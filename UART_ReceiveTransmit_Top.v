==> flow/design.v <==
module UART_Receive(input i_Clk, input i_UART_RX, output [7:0] o_byte, output o_StopBitCheck);
parameter IDLE = 2'b00;
parameter DATA_BIT = 2'b10;
parameter STOP_BIT = 2'b11;
reg [1:0] r_StateMachine = IDLE;
reg [7:0] r_clk_counter = 8'b00000000;
reg [2:0] r_bit_counter = 3'b000;
reg [7:0] r_UART_RX = 8'b00000000;
reg r_StopBitCheck = 1'b0;
always @ (posedge i_Clk)
	begin
	if (r_StateMachine == IDLE)
		begin
		r_StopBitCheck <= 1'b0;  
		if (i_UART_RX == 0 && r_clk_counter < 8'b01101100)
			begin
			r_clk_counter <= r_clk_counter + 1;  
			r_StateMachine <= IDLE;
			end
		else if (i_UART_RX == 0 && r_clk_counter == 8'b01101100)
			begin
			r_StateMachine <= DATA_BIT;  
			r_clk_counter <= 0;  
			end
		else
			begin
			r_StateMachine <= IDLE; 
			r_clk_counter <= 0;
			end
		end
	else if (r_StateMachine == DATA_BIT)
		begin
		if (r_clk_counter < 8'b11011001)
			begin
			r_clk_counter <= r_clk_counter + 1;
			r_StateMachine <= DATA_BIT;
			end
		else if (r_clk_counter == 8'b11011001)
			begin
			r_UART_RX[r_bit_counter] <= i_UART_RX;
			r_clk_counter <= 0;
			if (r_bit_counter < 3'b111)
				begin
				r_bit_counter <= r_bit_counter + 1;
				r_StateMachine <= DATA_BIT;
				end
			else if (r_bit_counter == 3'b111)
				begin
				r_bit_counter <= 0;
				r_StateMachine <= STOP_BIT;
				end
			end
		end
	else if (r_StateMachine == STOP_BIT)
		begin
		if (r_clk_counter < 8'b11011001)
			begin
			r_clk_counter <= r_clk_counter + 1;
			end
		else if (r_clk_counter == 8'b11011001)
			begin
			r_clk_counter <= 0;
			r_StateMachine <= STOP_BIT;
			if (i_UART_RX == 1'b1)
				begin
				r_StopBitCheck <= 1'b1;
				r_StateMachine <= IDLE;
				end
			end
		end
	end
assign o_byte = r_UART_RX;
assign o_StopBitCheck = r_StopBitCheck;
endmodule	
module UART_ReceiveTransmit_Top (input i_Clk, input i_UART_RX, 
output o_Segment1_A,
output o_Segment1_B,
output o_Segment1_C,
output o_Segment1_D,
output o_Segment1_E,
output o_Segment1_F,
output o_Segment1_G,
output o_Segment2_A,
output o_Segment2_B,
output o_Segment2_C,
output o_Segment2_D,
output o_Segment2_E,
output o_Segment2_F,
output o_Segment2_G,
output o_UART_TX);
wire [7:0] w_byte;
wire w_StopBitCheck;
UART_Receive UART_Receive_init(.i_Clk(i_Clk), .i_UART_RX(i_UART_RX), .o_byte(w_byte), .o_StopBitCheck(w_StopBitCheck));
UART_Transmit UART_Transmit_init(.i_Clk(i_Clk), .i_TX_byte(w_byte), .o_UART_TX(o_UART_TX));
wire [3:0] w_byte_firstDigit;
wire [3:0] w_byte_secondDigit;
assign w_byte_firstDigit = w_byte[7:4];
assign w_byte_secondDigit = w_byte[3:0];
wire [6:0] w_segments_firstDigit;
wire [6:0] w_segments_secondDigit;
binary_to_7seg binary_to_7seg_init(.i_clk(i_Clk), .i_binary(w_byte_secondDigit), .o_segments(w_segments_secondDigit));
binary_to_7seg binary_to_7seg_init2(.i_clk(i_Clk), .i_binary(w_byte_firstDigit), .o_segments(w_segments_firstDigit));
assign o_Segment1_A = ~w_segments_firstDigit[0];
assign o_Segment1_B = ~w_segments_firstDigit[1];
assign o_Segment1_C = ~w_segments_firstDigit[2];
assign o_Segment1_D = ~w_segments_firstDigit[3];
assign o_Segment1_E = ~w_segments_firstDigit[4];
assign o_Segment1_F = ~w_segments_firstDigit[5];
assign o_Segment1_G = ~w_segments_firstDigit[6];
assign o_Segment2_A = ~w_segments_secondDigit[0];
assign o_Segment2_B = ~w_segments_secondDigit[1];
assign o_Segment2_C = ~w_segments_secondDigit[2];
assign o_Segment2_D = ~w_segments_secondDigit[3];
assign o_Segment2_E = ~w_segments_secondDigit[4];
assign o_Segment2_F = ~w_segments_secondDigit[5];
assign o_Segment2_G = ~w_segments_secondDigit[6];
endmodule
module UART_Transmit(input i_Clk, input [7:0] i_TX_byte, output o_UART_TX);
parameter ClksPerBit = 8'b11011001;
parameter IDLE = 2'b00;
parameter STARTBIT = 2'b01;
parameter DATABIT = 2'b10;
parameter STOPBIT = 2'b11;
reg [1:0] StateMachine = IDLE;
reg r_UART_TX = 1'b1;
reg [7:0] r_byte;
reg [7:0] r_clk_counter = 0;
reg [3:0] r_bit_counter = 0;
always @ (posedge i_Clk) 
	begin
	r_byte <= i_TX_byte;	 
	case(StateMachine)
	IDLE:	begin
			if (r_byte != i_TX_byte)
				begin
				StateMachine <= STARTBIT;
				end
			else
				begin
				StateMachine <= IDLE;
				r_UART_TX <= 1'b1;
				end;
			end  
	STARTBIT:	begin
				if (r_clk_counter < ClksPerBit)
					begin
					StateMachine <= STARTBIT;
					r_clk_counter <= r_clk_counter + 1;
					r_UART_TX <= 0;
					end
				else
					begin
					r_clk_counter <= 0;
					StateMachine <= DATABIT;
					end
				end  
	DATABIT:	begin
				if (r_bit_counter < 4'b1000)
					begin
					if (r_clk_counter < ClksPerBit)
						begin
						r_UART_TX <= i_TX_byte[r_bit_counter];
						r_clk_counter <= r_clk_counter + 1;
						StateMachine <= DATABIT;
						end
					else
						begin
						r_bit_counter <= r_bit_counter + 1;
						r_clk_counter <= 0;
						StateMachine <= DATABIT;
						end
					end
				else
					begin
					r_bit_counter <= 0;
					StateMachine <= STOPBIT;
					end
				end  
	STOPBIT:	begin
				if (r_clk_counter < ClksPerBit)
					begin
					r_UART_TX <= 1;
					StateMachine <= STOPBIT;
					r_clk_counter <= r_clk_counter + 1;
					end
				else
					begin
					r_clk_counter <= 0;
					StateMachine <= IDLE;
					end
				end  
	endcase
	end	 
assign o_UART_TX = r_UART_TX;
endmodule
module binary_to_7seg(input i_clk, input [3:0] i_binary, output [6:0] o_segments);
reg [6:0] r_segments;
always @ (posedge i_clk)
	begin
	case (i_binary)
		4'b0000: r_segments <= 7'b0111111;
		4'b0001: r_segments <= 7'b0000110;
		4'b0010: r_segments <= 7'b1011011;
		4'b0011: r_segments <= 7'b1001111;
		4'b0100: r_segments <= 7'b1100110;
		4'b0101: r_segments <= 7'b1101101;
		4'b0110: r_segments <= 7'b1111101;
		4'b0111: r_segments <= 7'b0000111; 
		4'b1000: r_segments <= 7'b1111111;
		4'b1001: r_segments <= 7'b1100111;
		4'b1010: r_segments <= 7'b1110111;
		4'b1011: r_segments <= 7'b1111100;
		4'b1100: r_segments <= 7'b0111001;
		4'b1101: r_segments <= 7'b1011110;
		4'b1110: r_segments <= 7'b1111001;
		4'b1111: r_segments <= 7'b1110001;
	endcase
	end
assign o_segments = r_segments;
endmodule
# == From RTL to reports: UART_ReceiveTransmit_Top ==
# The steps from the RTL of UART_ReceiveTransmit_Top to its reports follow in flow order.
# Lines are those of the file above, counted from 1.
# Cell names lack the library's common part.
# The mark -- stands for no value.
# setup
top_module,UART_ReceiveTransmit_Top
clock,i_Clk
library,sky130hd
pvt_corner,tt_025C_1v80

# == Word-level counts ==
# Yosys after proc, flatten, opt, wreduce and memory -nomap, before mapping. Print and check cells are not counted. Equal cells are merged and count once.
# Memory sizes are those after Yosys's memory passes, which may raise the word count (mostly to a power of two), join words into wider ones and drop unused or constant bits.
# bits
ff_bits,44
romBits,224
clocked_rd_ports_x_width,14
memories,2
out_inout_bits,15
wordCells,112
# op_classes
addsub,5
compare,5
eq_ne,17
n_shift,3
n_mux,35
bitwise,20
n_reduce_logical,16
# memory_table
name,size,width,rd,write_ports,line_no,text
(name not given),16,7,1,0,200,case (i_binary)
(name not given),16,7,1,0,200,
# op_table
cell,count
8-bit two-way mux,8
2-bit two-way mux,14
1-bit NOT,17
8-bit by 1-bit adder with 8-bit output (second input constant),2
8-bit less-than comparator (second input constant),2
8-bit parallel mux with 2-bit select,1
3-bit nonzero test,3
1-bit by 4-bit variable shift with 8-bit output,1
1-bit by 4-bit variable shift with 8-bit output (first input constant),1
2-bit by 1-bit != test with 1-bit output (second input constant),4
2-bit equality test (second input constant),4
4-bit AND reduction,2
8-bit by 4-bit indexed select with 1-bit output,1
8-bit by 7-bit less-than comparator with 1-bit output (second input constant),1
8-bit by 7-bit equality test with 1-bit output (second input constant),1
8-bit != test,1
8-bit equality test (second input constant),1
8-bit AND,1
8-bit OR,1
8-bit NOT,1
2-bit parallel mux with 4-bit select,1
1-bit two-way mux,7
6-bit AND reduction,1
3-bit two-way mux,2
5-bit by 4-bit != test with 1-bit output (second input constant),1
5-bit AND reduction,1
2-bit != test (second input constant),2
2-bit zero test,2
# Other operator kinds: 15; their cells: 17.

# == Logic depth ==
# Longest topological path by Yosys (ltp), each cell counted once; first at word level (registers and memories cut), then after technology mapping (sequential cells cut; the memories' decode and read muxes count).
# depth
ltp_word,7
abc_area,0
depth_mapped,7
mapped_depth_nobuf,6

# == Mapped cells and area ==
# Source: synth_stat.txt of the flow (Yosys; design flattened, memories mapped). It holds for the ABC_AREA given above (unset counts as 0); a run with the other value may have another netlist.
# The area totals of this step are shown rounded.
# types
type,count,type_area_um2
edfxtp_1,34,1.02E+03
dfxtp_1,24,480.461
ha_1,24,300.288
xor2_1,17,148.893
inv_1,34,127.622
nor2_1,30,112.608
nand2_1,20,75.072
nor2b_1,9,56.304
a21oi_1,11,55.053
o21ai_0,10,50.048
mux4_2,2,45.043
xnor2_1,5,43.792
nand3_1,8,40.038
a22oi_1,5,37.536
nor3_1,7,35.034
o21a_1,4,30.029
o32ai_4,1,27.526
clkbuf_1,7,26.275
# Not listed: further types 30, cells in them 49.
# synth_totals
stdcells,301
yosys_area_um2,3100
flip_flops,58
buf_cells,11
# By module: a second synthesis without flattening, with its own total; a netlist apart from the flattened one above.
# unflattened
hier_cells,314
area_unflattened_um2,3340
# Rows give one instance, submodules left out.
# modules
module,instances,cells,mod_area_um2,seq_area_um2
UART_Receive,1,118,1350,651
UART_Transmit,1,86,1070,591
binary_to_7seg,2,48,438,140
UART_ReceiveTransmit_Top,1,14,52.6,0.0

# == Path before layout ==
# Source: OpenSTA report_checks on the synthesized netlist (no wires, ideal clock, input and output delay 20% of the period each), path of least setup slack; recovery checks are left aside. Register names are those of the netlist, which keeps one name where synthesis merged equal registers.
# synth_path
path_type,flip-flop to flip-flop
startpoint,reg UART_Receive_init.r_clk_counter[0]
endpoint,reg UART_Receive_init.r_clk_counter[0]
period_ns,2.52
setup_ns,0.377
t_first_pin_ns,0.000
arrival_ns,1.694
required_time_ns,2.143
path_slack_ns,0.449
delay_ns,2.071
driving_pins,7
period_less_setup_slack_ns,2.071
# "delay_ns" = arrival - input delay + setup time.
# "driving_pins" counts driving pins, that of a launching flip-flop among them; a cell with two outputs on the path counts twice.
# "period_less_setup_slack_ns" = period - worst setup slack (recovery checks aside). The figure is calculated, with input and output delays left at 20% of the set period.
# The rows between start and end are the longest chain of elaborated cells between them; the timing report does not say that the signal goes this way. Where chains are equally long, one stands for them.
# Each line given opens the expression or statement behind the cell; cells for indexed reads and writes are added by Yosys, which also makes memories of some case tables.
# A register here has more assigning lines than the two given.
# synth_via
cell_sequence,edfxtp_1 inv_1 ha_1 nand2b_1 a31oi_1 nor2_1 a22oi_1
elab_chain_len,6
# synth_rtl
element,line_no,text
"start, declared",6,reg [7:0] r_clk_counter = 8'b00000000;
"start, assigned",17,r_clk_counter <= r_clk_counter + 1;
"start, assigned",35,r_clk_counter <= r_clk_counter + 1;
8-bit equality test,60,else if (r_clk_counter == 8'b11011001)
8-bit two-way mux,60,
8-bit two-way mux,56,if (r_clk_counter < 8'b11011001)
8-bit two-way mux,54,else if (r_StateMachine == STOP_BIT)
8-bit two-way mux,31,else if (r_StateMachine == DATA_BIT)
8-bit two-way mux,12,if (r_StateMachine == IDLE)
"end, assigned",17,
"end, assigned",35,
"end, declared",6,

# == Path in the finished layout ==
# Path of least setup slack in the final report of run 2 (OpenROAD, finished layout, wires in). Where an end is a register, its clock arrival counts in the times.
# layout_path
path_type,flip-flop to flip-flop
startpoint,reg UART_Receive_init.r_clk_counter[2]
endpoint,reg UART_Receive_init.r_clk_counter[0]
period_ns,1.35
setup_ns,0.29
t_first_pin_ns,0.34
arrival_ns,1.78
required_time_ns,1.40
path_slack_ns,-0.38
driving_pins,7
# The rows between start and end are the longest chain of elaborated cells between them; the timing report does not say that the signal goes this way. Where chains are equally long, one stands for them.
# A register here has more assigning lines than the two given.
# layout_via
cell_sequence,edfxtp_1 buf_6 nand2b_4 a31oi_4 nor2_4 a22oi_2 buf_6
elab_chain_len,6
# layout_rtl
element,line_no,text
"start, declared",6,reg [7:0] r_clk_counter = 8'b00000000;
"start, assigned",17,r_clk_counter <= r_clk_counter + 1;
"start, assigned",35,r_clk_counter <= r_clk_counter + 1;
8-bit equality test,60,else if (r_clk_counter == 8'b11011001)
8-bit two-way mux,60,
8-bit two-way mux,56,if (r_clk_counter < 8'b11011001)
8-bit two-way mux,54,else if (r_StateMachine == STOP_BIT)
8-bit two-way mux,31,else if (r_StateMachine == DATA_BIT)
8-bit two-way mux,12,if (r_StateMachine == IDLE)
"end, assigned",17,
"end, assigned",35,
"end, declared",6,

Add stored flow runs of UART_ReceiveTransmit_Top

Top module UART_ReceiveTransmit_Top; platform sky130hd; tools Yosys and OpenROAD; 2 stored runs in no particular order. Input and output delays are each 20% of the period that was set; the output load is 0.01 pF.
"clock_period_reached_ns" means the clock period less the worst setup slack. The figure is calculated, with input and output delays left at 20% of the set period.
"worstPathTime_ns" means the part of the period allowed to the worst setup path (the constraints hold back 20% at inputs and 20% at outputs) less its slack; where the path has registers, the arrival times of their clocks count too.
"fin_power_uw" rests on the timing tool's default activity at the inputs, not on a simulated workload.
Results are given in rounded form.

Run 1, flow files:
==> flow/run.sh <==
#!/bin/bash
# the make line also repeats the synthesis and layout settings of config.mk as NAME=value (left out here)
make -C /OpenROAD-flow-scripts/flow DESIGN_CONFIG=/design/flow/config.mk WORK_HOME=/design/flow/orfs CLKGATE_MAP_FILE= finish
==> flow/config.mk <==
export PLATFORM = sky130hd
export DESIGN_NAME = UART_ReceiveTransmit_Top
export DESIGN_NICKNAME = UART_ReceiveTransmit_Top
export VERILOG_FILES = /design/flow/design.v
export SDC_FILE = /design/flow/constraint.sdc
export NUM_CORES = 4
export LEC_CHECK = 0
export CAP_MARGIN = 20
export CELL_PAD_IN_SITES_GLOBAL_PLACEMENT = 3
export CORE_MARGIN = 2
export CORE_UTILIZATION = 67
export CTS_CLUSTER_SIZE = 99
export HOLD_SLACK_MARGIN = -0.01
export PLACE_DENSITY_LB_ADDON = 0.29
export SETUP_SLACK_MARGIN = 0.24
export SLEW_MARGIN = 20
==> flow/constraint.sdc <==
create_clock -name core_clock -period 1.36 [get_ports {i_Clk}]
set_input_delay 0.2720 -clock core_clock [delete_from_list [all_inputs] [get_ports {i_Clk}]]
set_output_delay 0.2720 -clock core_clock [all_outputs]
set_load 0.01 [all_outputs]

Run 1: stopped before the end: placement reported FLW-0024

Run 2, flow files:
==> flow/run.sh <==
#!/bin/bash
# the make line also repeats the synthesis and layout settings of config.mk as NAME=value (left out here)
make -C /OpenROAD-flow-scripts/flow DESIGN_CONFIG=/design/flow/config.mk WORK_HOME=/design/flow/orfs CLKGATE_MAP_FILE= finish
==> flow/config.mk <==
export PLATFORM = sky130hd
export DESIGN_NAME = UART_ReceiveTransmit_Top
export DESIGN_NICKNAME = UART_ReceiveTransmit_Top
export VERILOG_FILES = /design/flow/design.v
export SDC_FILE = /design/flow/constraint.sdc
export NUM_CORES = 4
export LEC_CHECK = 0
export ABC_AREA = 0
export CAP_MARGIN = 20
export CELL_PAD_IN_SITES_DETAIL_PLACEMENT = 2
export CELL_PAD_IN_SITES_GLOBAL_PLACEMENT = 0
export CORE_MARGIN = 2
export CORE_UTILIZATION = 25
export CTS_CLUSTER_DIAMETER = 173
export PLACE_DENSITY_LB_ADDON = 0.17
export SLEW_MARGIN = 20
export TNS_END_PERCENT = 65
==> flow/constraint.sdc <==
create_clock -name core_clock -period 1.35 [get_ports {i_Clk}]
set_input_delay 0.2700 -clock core_clock [delete_from_list [all_inputs] [get_ports {i_Clk}]]
set_output_delay 0.2700 -clock core_clock [all_outputs]
set_load 0.01 [all_outputs]

==> results of run 2, as CSV <==
result,value
worstPathTime_ns,1.73
timing.worst_path_kind,"flip-flop to flip-flop"
timing.setup.tns_ns,-15.6
post_synth_area_um2,3100
design_die_area_um2,13300
worst_hold_slack_ns,0.570
final_setup_ws_ns,-0.385
layout_stdcell_area_um2,5050
final_util_pct,41.8
clock_period_reached_ns,1.735
fin_power_uw,4330
